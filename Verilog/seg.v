==> flow/design.v <==
`timescale 1ns / 1ps
module BCD(
    input DP,
    output [7:0] A,
    input [3:0] S
    );
reg [7:0] BA;
always@(DP,S)
  begin
    if (DP==1'b1)
	    begin
		   case (S)       
			  4'b0000: BA=8'b00000011;
			  4'b0001: BA=8'b10011111;
			  4'b0010: BA=8'b00100101;
			  4'b0011: BA=8'b00001101;
			  4'b0100: BA=8'b10011001;
			  4'b0101: BA=8'b01001001;
			  4'b0110: BA=8'b01000001;
			  4'b0111: BA=8'b00011111;
			  4'b1000: BA=8'b00000001;
			  4'b1001: BA=8'b00001001;
			  4'b1010: BA=8'b11111101;
			  default BA=8'b00000011;
			endcase
		 end
	 else
	    begin
		   case (S)       
			  4'b0000: BA=8'b00000010;
			  4'b0001: BA=8'b10011110;
			  4'b0010: BA=8'b00100100;
			  4'b0011: BA=8'b00001100;
			  4'b0100: BA=8'b10011000;
			  4'b0101: BA=8'b01001000;
			  4'b0110: BA=8'b01000000;
			  4'b0111: BA=8'b00011110;
			  4'b1000: BA=8'b00000000;
			  4'b1001: BA=8'b00001000;
			  4'b1010: BA=8'b11111100;
			  default BA=8'b00000010;
			endcase
		 end
  end
assign A=BA;
endmodule
`timescale 1ns / 1ps
module BCD1(
    output [7:0] A,
    input [3:0] S
    );
reg [7:0] BA;
always@(S)
  begin
	 case (S)       
		4'b0000: BA=8'b00000011;
		4'b0001: BA=8'b10011111;
		4'b0010: BA=8'b00100101;
		4'b0011: BA=8'b00001101;
		4'b0100: BA=8'b10011001;
		4'b0101: BA=8'b01001001;
		4'b0110: BA=8'b01000001;
		4'b0111: BA=8'b00011111;
		4'b1000: BA=8'b00000001;
		4'b1001: BA=8'b00001001;
		4'b1010: BA=8'b11111101;
		default BA=8'b00000011;
	  endcase    
  end
assign A=BA;
endmodule
`timescale 1ns / 1ps
module seg(
    input clock_led,
    input [3:0] l_0,
    input [3:0] l_1,
    input [3:0] l_2,
    input [3:0] l_3,
    input DP_1,
    input DP_2,
    input DP_3,
    output [7:0] L,
    output [3:0] N
    );
reg [1:0] sreg=2'b00,
          snext=2'b01;
parameter [1:0] A1=2'b00,
                B1=2'b01,
					 C1=2'b10,
					 D1=2'b11;
reg [7:0] L0;
wire [7:0] A,B,C,D;
reg [4:0] N0;
always@(posedge clock_led)
  sreg<=snext;
always@(sreg)
  begin
    case (sreg)      
		A1: snext=B1;
		B1: snext=C1;
		C1: snext=D1;
		D1: snext=A1;
		default snext=A1;
	  endcase   
  end
BCD1 U10 (A,l_0);
BCD U11 (DP_1,B,l_1);
BCD U12 (DP_2,C,l_2);
BCD U13 (DP_3,D,l_3);
always@(sreg,A,B,C,D)
 begin
    case (sreg)      
		A1: L0<=A;
		B1: L0<=B;
		C1: L0<=C;
		D1: L0<=D;
		default L0<=A;
	 endcase 
 end
always@(sreg)
 begin
    case (sreg)      
		A1: N0<=4'b1110;
		B1: N0<=4'b1101;
		C1: N0<=4'b1011;
		D1: N0<=4'b0111;
		default N0<=4'b1110;
	 endcase 
 end
assign L=L0;
assign N=N0;
endmodule
# Reports on seg
# The steps from the RTL of seg to its reports follow in flow order.
# Lines are those of the file above, counted from 1.
# Operators carry their Yosys type and port widths (W data, S select, Z words).
# Cell names lack the library's common part.
# A cell with -- has no value.
# setup
top	seg
clock	clock_led
cell_library	sky130hd
corner	tt_025C_1v80

# Word level
# Source: Yosys, flattened and elaborated, memories not mapped. Widths are those after wreduce; folded enables and synchronous resets count as part of the registers. Registers that Yosys merges into a memory's read port (data or address) are not register bits. Print and check cells do not count.
# Memory sizes are those after Yosys's memory passes, which may raise the word count (mostly to a power of two), join words into wider ones and drop unused or constant bits.
# op_classes
reduce_logical	1
muxes	6
eq_ne	3
# ops
cell	count
$pmux W8 S4	1
$mux W8	3
$pmux W4 S4	1
$pmux W2 S4	1
$eq A2 B2 Y1 const B	2
$eq A2 B1 Y1 const B	1
$logic_not A2 Y1	1
# bits
elab_cells	18
n_memories	7
regBits	2
out_inout_bits	12
mem_bits_ro	784
# mem_list
name	size	width	rd	write_ports	line	text
(name not given)	16	7	1	0	55	case (S)
(name not given)	16	7	1	0	12	case (S)
(name not given)	16	7	1	0	29	case (S)
(name not given)	16	7	1	0	12
(name not given)	16	7	1	0	29
(name not given)	16	7	1	0	12
# Further memories, not shown: 1.

# Depth
# Depth = most cells in a row (Yosys ltp): at word level without a register or memory, in the mapped netlist without a sequential cell, where the memories' decode and read muxes count.
# logic_depth
depth_word	2
abc_area	0
ltp_mapped	6

# Netlist
# The flow's flattened synthesis, as Yosys stat reports it; memories are mapped. The netlist is that of the ABC_AREA named above (0 if unset); the other value can give another one.
# Totals and module areas in this step are rounded.
# types
cell_type	count	type_area_um2
ha_1	32	400.384
nand2b_1	10	62.56
inv_1	14	52.55
a21oi_1	10	50.048
nor2b_1	7	43.792
nand2_1	11	41.29
dfxtp_1	2	40.038
mux2i_1	4	40.038
nor2_1	10	37.536
a31oi_1	5	31.28
a32oi_1	3	26.275
o21ai_0	5	25.024
a211oi_1	3	22.522
a22oi_1	3	22.522
nand3b_1	3	22.522
o211ai_1	3	22.522
and3b_1	2	17.517
a2111oi_2	1	15.014
# Other cell types: 17; their cells: 21.
# mapped
seqArea_um2	40.0
ff_cells	2
mapped_cells	149
yosys_area_um2	1130
# The figures by module come from a second, unflattened synthesis with its own total; it is not the netlist above.
# unflattened
cells_unflattened	150
area_unflattened_um2	1140
# Each row is one instance without its submodules.
# modules
module	n_cells	seq_area_um2	mod_area_um2	n_inst
BCD	27	0.0	204	3
seg	41	40.0	319	1
BCD1	28	0.0	208	1

# Worst setup path after synthesis
# OpenSTA on the mapped netlist: ideal clock, no wires. The path of least setup slack (recovery checks aside). Input and output delay are each 20% of the period. Register names are those of the netlist, which keeps one name where synthesis merged equal registers.
# synth_path
path_type	input-to-output
startpoint	input port l_2[0]
endpoint	output port L[2]
t_first_pin_ns	0.388
slack_ns	0.188
delay_ns	0.976
arrival_time_ns	1.364
driving_pins	6
tclk_ns	1.94
period_less_setup_slack_ns	1.752
# "delay_ns" is the arrival time less input delay plus setup time.
# At an output port there is no setup time.
# "driving_pins": output pins that drive a net of the path, with the launching flip-flop's if there is one; two outputs of one cell count as two.
# "period_less_setup_slack_ns" = period - worst setup slack (recovery checks aside). The figure is calculated, with input and output delays left at 20% of the set period.
# Between the ends stands the longest chain of elaborated cells between them, by number of cells; it is not shown to be the way that was timed. Of several equally long chains one is given.
# Each line given opens the expression or statement behind the cell; cells for indexed reads and writes are added by Yosys, which also makes memories of some case tables.
# A memory read counts as a cell of the chain, while the word-level depth stops at memories.
# synth_between
cell_sequence	inv_1 > ha_1 > nor2b_1 > nand3_1 > and3_1 > a32oi_1
elab_chain_cells	3
cone_cells	4
cone_lines	4
classes_between	2 x mux; 2 x memory
# synth_rtl
item	line	text
from (decl)	77	input [3:0] l_2,
$mem_v2 Z16 W7	29	case (S)
$mux W8	10	if (DP==1'b1)
$pmux W8 S4	112	case (sreg)
to (decl)	82	output [7:0] L,

# Worst path after layout
# From the final timing report of run 1: the path of least setup slack in the routed layout; clock arrival at registers is part of the times.
# layout_path
path_type	input-to-output
startpoint	input port l_3[0]
endpoint	output port L[7]
tclk_ns	2.96
driving_pins	7
slack_ns	0.07
arrival_time_ns	2.30
t_first_pin_ns	0.59
# Between the ends stands the longest chain of elaborated cells between them, by number of cells; it is not shown to be the way that was timed. Of several equally long chains one is given.
# A memory read counts as a cell of the chain, while the word-level depth stops at memories.
# layout_between
cell_sequence	clkdlybuf4s50_1 > buf_4 > ha_1 > mux2_1 > a211oi_2 > a21oi_1 > dlygate4sd2_1
elab_chain_cells	3
cone_cells	4
cone_lines	4
classes_between	2 x mux; 2 x memory
# layout_rtl
item	line	text
from (decl)	78	input [3:0] l_3,
$mem_v2 Z16 W7	29	case (S)
$mux W8	10	if (DP==1'b1)
$pmux W8 S4	112	case (sreg)
to (decl)	82	output [7:0] L,

# Below are 2 stored runs of the flow (Yosys, OpenROAD; platform sky130hd) on seg, each with its settings and what was measured, unordered. Constraints: input delay and output delay 20% of the set period each, output load 0.01 pF.
# "timing.achieved_period_ns": clock period set for the run, less the worst setup slack. It is reckoned from that one timing run; input and output delays stay at 20% of the period that was set.
# "worst_path_time_ns" means the part of the period allowed to the worst setup path (the constraints hold back 20% at inputs and 20% at outputs) less its slack; where the path has registers, the arrival times of their clocks count too.
# "total_power_mw" is the tool's figure for a default switching activity; nothing was simulated.
# The results are shown rounded.
# A setting shown as n/a is not set for that run.
# Results: n/a = not shown.
stored run	period_ns	CAP_MARGIN	CORE_MARGIN	CORE_UTILIZATION	SLEW_MARGIN	SETUP_SLACK_MARGIN	PLACE_DENSITY	CORE_ASPECT_RATIO	CELL_PAD_IN_SITES_DETAIL_PLACEMENT	TNS_END_PERCENT	ABC_AREA	GPL_ROUTABILITY_DRIVEN	MAX_ROUTING_LAYER	finish.stdcell_area_um2	fin_util_pct	total_power_mw	holdWs_ns	worst_path_time_ns	worst_setup_path_type	synth_chip_area_um2	tns_setup_ns	timing.achieved_period_ns	die_um2	setup_worst_slack_ns
run 1	2.96	20	2	40	20	n/a	n/a	n/a	n/a	n/a	n/a	n/a	n/a	1740	64.2	0.224	0.616	1.71	input-to-output	1130	0.000	2.893	3270	0.067
run 2	3.4	20	5	37	35	0.99	0.91	0.52	2	95	0	1	met4	n/a	n/a	n/a	n/a	n/a	n/a	n/a	n/a	n/a	n/a	n/a
# Run 2: incomplete, clock tree synthesis halted on DPL-0033
