==> flow/design.v <==
`timescale 1ns / 1ps
module counter_all(
    input clock_text,
    input clear,
    input enable,
    output [3:0] led_1,
    output [3:0] led_2,
    output [3:0] led_3,
    output [3:0] led_4,
    output [3:0] led_5,
    output [3:0] led_0
    );
wire c_out_0,c_out_1,c_out_2,c_out_3,c_out_4,c_out_5,c_out_6;
counter_one U3 (clock_text,clear,enable,c_out_0,led_0);
counter_one U4 (clock_text,clear,c_out_0,c_out_1,led_1);
counter_one U5 (clock_text,clear,c_out_1,c_out_2,led_2);
counter_one U6 (clock_text,clear,c_out_2,c_out_3,led_3);
counter_one U7 (clock_text,clear,c_out_3,c_out_4,led_4);
counter_one U8 (clock_text,clear,c_out_4,c_out_5,led_5);
endmodule
`timescale 1ns / 1ps
module counter_one(
    input clock_con_one,
    input clear,
    input c_in,
    output c_out,
    output [3:0] s
    );
reg [3:0] counter=4'd0000;
always@(posedge clock_con_one)
  begin
  if (clear)
     begin
       counter<=4'b0000;
	  end
  else  
    begin
	   if (c_in)
		   if (counter<4'b1001)
			   begin
			     counter<=counter+1;
				end
			else
			   begin
			     counter<=4'b0000;
				end
	 end
  end
assign s=counter;
assign c_out=(counter==4'b1001)&&c_in; 
endmodule
[Reports on counter_all]
What the tools print for counter_all, step after step.
Lines are those of the file above, counted from 1.
Cell names lack the library's common part.
Not given: -
Inputs
  design top: counter_all
  clock input: clock_text
  standard-cell library: sky130hd
  library corner: tt_025C_1v80

[Elaborated design]
Source: Yosys, flattened and elaborated, memories not mapped. Widths are those after wreduce; folded enables and synchronous resets count as part of the registers. Registers that Yosys merges into a memory's read port (data or address) are not register bits. Print and check cells do not count. Equal cells are merged and count once.
Storage and ports
  cells after elaboration: 34
  ROM bits: 0
  memory bits (writable): 0
  latch bits: 0
  output and inout port bits: 24
  input port bits: 3
  memories kept: 0
  clocked read ports x word width: 0
  register bits: 24
Cells by class
  reduce/logical cells: 5
  add/subtract/negate cells: 6
  eq/ne operators: 5
  multipliers: 0
  bitwise logic cells: 0
  mux-type cells: 6
  $lt $le $gt $ge: 6
  div/mod/pow operators: 0
  shifts and indexed selects: 0
Operators with widths (count)
  adder 4 x 1 -> 4 bit (second input constant): 6
  less-than comparator 4 bit (second input constant): 6
  two-way mux 4 bit: 6
  equality test 4 bit (second input constant): 5
  logical AND 1 bit: 5

[Longest topological paths]
Depth = most cells in a row (Yosys ltp): at word level without a register or memory, in the mapped netlist without a sequential cell, where the memories' decode and read muxes count.
Depth
  depth in word-level cells: 6
  ABC_AREA: 1
  gate-level depth with buffers: 10

[After synthesis]
Source: synth_stat.txt of the flow (Yosys; design flattened, memories mapped). It holds for the ABC_AREA given above (unset counts as 0); a run with the other value may have another netlist.
Cells by type
  dfxtp_1: count 24, area in all 480.461 sq um
  ha_1: count 17, area in all 212.704 sq um
  nand2_1: count 40, area in all 150.144 sq um
  inv_1: count 34, area in all 127.622 sq um
  a21oi_1: count 17, area in all 85.082 sq um
  nor2_1: count 17, area in all 63.811 sq um
  nand3_1: count 10, area in all 50.048 sq um
  nor2_8: count 2, area in all 40.038 sq um
  nand2_4: count 3, area in all 33.782 sq um
  xor2_1: count 3, area in all 26.275 sq um
  a211oi_1: count 3, area in all 22.522 sq um
  nor2_4: count 2, area in all 22.522 sq um
  nand4_4: count 1, area in all 21.27 sq um
  o21ai_0: count 4, area in all 20.019 sq um
  nand4_1: count 3, area in all 18.768 sq um
  nor3_1: count 3, area in all 15.014 sq um
  nand3_2: count 1, area in all 10.01 sq um
  o21ai_1: count 2, area in all 10.01 sq um
Not listed: further types 3, cells in them 3.
Synthesis totals
  flip-flops: 24
  sequential area: 480.5 sq um
  chip area (Yosys): 1433.9 sq um
  standard cells after synthesis: 189

[Timing after synthesis]
OpenSTA on the mapped netlist: ideal clock, no wires. The path of least setup slack (recovery checks aside). Input and output delay are each 20% of the period. Register names are those of the netlist, which keeps one name where synthesis merged equal registers.
Path after synthesis
  path kind: register -> register
  from: register U4.counter[0]
  to: register U7.counter[1]
  data arrival time: 1.308 ns
  slack: 0.498 ns
  stages: 9
  period: 1.92 ns
  time at the first pin: 0.000 ns
  path delay: 1.422 ns
  library setup time: 0.114 ns
  synthesis period reached: 1.422 ns
"path delay" = arrival - input delay + setup time.
"stages" counts driving pins, that of a launching flip-flop among them; a cell with two outputs on the path counts twice.
"synthesis period reached" is the clock period less the worst setup slack; recovery checks do not enter. This is arithmetic on one report: input and output delays are still those of the set period (20% each).
The rows between start and end are the longest chain of elaborated cells between them; the timing report does not say that the signal goes this way. Where chains are equally long, one stands for them.
Each line given opens the expression or statement behind the cell; cells for indexed reads and writes are added by Yosys, which also makes memories of some case tables.
A register here has more assigning lines than the two given.
Between the ends, after synthesis
  cells stage by stage: dfxtp_1 -> ha_1 -> nand3_2 -> inv_1 -> nand2_4 -> nor2_8 -> nand3_1 -> nand2_1 -> nor2_1
  cells in the longest elaborated chain: 4
  elaborated cells on any way between the ends: 4
  those cells by class: eq/ne: 1; reduce/logical: 3
Ends and longest elaborated chain, after synthesis
  from (decl): RTL line 29  | reg [3:0] counter=4'd0000;
  from (assign): RTL line 34  | counter<=4'b0000;
  from (assign): RTL line 41  | counter<=counter+1;
  equality test 4 bit: RTL line 50  | assign c_out=(counter==4'b1001)&&c_in;
  logical AND 1 bit (3 in a row): RTL line 50
  to (assign): RTL line 41
  to (assign): RTL line 45  | counter<=4'b0000;
  to (decl): RTL line 29

[Worst path after layout]
From the final timing report of entry B: the path of least setup slack in the routed layout; clock arrival at registers is part of the times.
Path post-layout
  path kind: register -> output
  from: register U4.counter[0]
  to: output led_1[0]
  external output delay: 0.37 ns
  stages: 2
  slack: 0.16 ns
  period: 1.87 ns
  data arrival time: 1.33 ns
  time at the first pin: 0.31 ns
A register here has more assigning lines than the two given.
Between the ends, post-layout
  cells stage by stage: dfxtp_1 -> clkdlybuf4s50_1
  cells in the longest elaborated chain: 0
  elaborated cells on any way between the ends: 0
Ends and longest elaborated chain, post-layout
  from (decl): RTL line 29  | reg [3:0] counter=4'd0000;
  from (assign): RTL line 34  | counter<=4'b0000;
  from (assign): RTL line 41  | counter<=counter+1;
  to (decl): RTL line 6  | output [3:0] led_1,

# Flow runs of counter_all

Module counter_all, platform sky130hd: 2 stored runs of the flow (Yosys, OpenROAD) with differing settings, in no particular order. Input and output delays are each 20% of the period that was set; the output load is 0.01 pF.
By "achieved clock period (ns)" is meant the clock period of the run minus its worst setup slack. This is arithmetic on one report: input and output delays are still those of the set period (20% each).
By "worst setup path time (ns)" is meant the share of the clock period that the worst setup path is allowed (20% is reserved at inputs, 20% at outputs), minus its slack. Clock arrival times at its registers enter into it.
By "finish__power__total" is meant OpenSTA's value without simulated activity: inputs other than the clock are taken to toggle once in ten clock periods, and the tool carries that through the logic.

Flow files of entry A
==> flow/run.sh <==
#!/bin/bash
# the make line also repeats the synthesis and layout settings of config.mk as NAME=value (left out here)
make -C /OpenROAD-flow-scripts/flow DESIGN_CONFIG=/design/flow/config.mk WORK_HOME=/design/flow/orfs CLKGATE_MAP_FILE= finish
==> flow/config.mk <==
export PLATFORM = sky130hd
export DESIGN_NAME = counter_all
export DESIGN_NICKNAME = counter_all
export VERILOG_FILES = /design/flow/design.v
export SDC_FILE = /design/flow/constraint.sdc
export NUM_CORES = 4
export LEC_CHECK = 0
export ABC_AREA = 0
export CAP_MARGIN = 20
export CELL_PAD_IN_SITES_DETAIL_PLACEMENT = 2
export CELL_PAD_IN_SITES_GLOBAL_PLACEMENT = 2
export CORE_MARGIN = 3
export CORE_UTILIZATION = 47
export GPL_ROUTABILITY_DRIVEN = 0
export GPL_TIMING_DRIVEN = 0
export MIN_ROUTING_LAYER = met1
export PLACE_DENSITY_LB_ADDON = 0.16
export SETUP_SLACK_MARGIN = 0.25
export SLEW_MARGIN = 30
==> flow/constraint.sdc <==
create_clock -name core_clock -period 2.89 [get_ports {clock_text}]
set_input_delay 0.5780 -clock core_clock [delete_from_list [all_inputs] [get_ports {clock_text}]]
set_output_delay 0.5780 -clock core_clock [all_outputs]
set_load 0.01 [all_outputs]

report of entry A: did not finish, place, FLW-0024

Flow files of entry B
==> flow/run.sh <==
#!/bin/bash
# the make line also repeats the synthesis and layout settings of config.mk as NAME=value (left out here)
make -C /OpenROAD-flow-scripts/flow DESIGN_CONFIG=/design/flow/config.mk WORK_HOME=/design/flow/orfs CLKGATE_MAP_FILE= finish
==> flow/config.mk <==
export PLATFORM = sky130hd
export DESIGN_NAME = counter_all
export DESIGN_NICKNAME = counter_all
export VERILOG_FILES = /design/flow/design.v
export SDC_FILE = /design/flow/constraint.sdc
export NUM_CORES = 4
export LEC_CHECK = 0
export ABC_AREA = 1
export CAP_MARGIN = 20
export CORE_MARGIN = 2
export CORE_UTILIZATION = 68
export CTS_CLUSTER_SIZE = 53
export GPL_TIMING_DRIVEN = 0
export HOLD_SLACK_MARGIN = 0.09
export PLACE_DENSITY = 0.45
export SLEW_MARGIN = 20
==> flow/constraint.sdc <==
create_clock -name core_clock -period 1.87 [get_ports {clock_text}]
set_input_delay 0.3740 -clock core_clock [delete_from_list [all_inputs] [get_ports {clock_text}]]
set_output_delay 0.3740 -clock core_clock [all_outputs]
set_load 0.01 [all_outputs]

report of entry B
yosys chip area after synthesis (um^2): 1433.9
finish__design__die__area: 2492.0
finish__design__instance__area__stdcell: 1764.2
finish__design__instance__utilization: 0.8902
finish__timing__setup__ws: 0.165
finish__timing__setup__tns: 0.000
finish__timing__hold__ws: 0.523
finish__power__total: 8.432e-04
achieved clock period (ns): 1.705
worst setup path time (ns): 1.33
worst setup path kind: register -> output
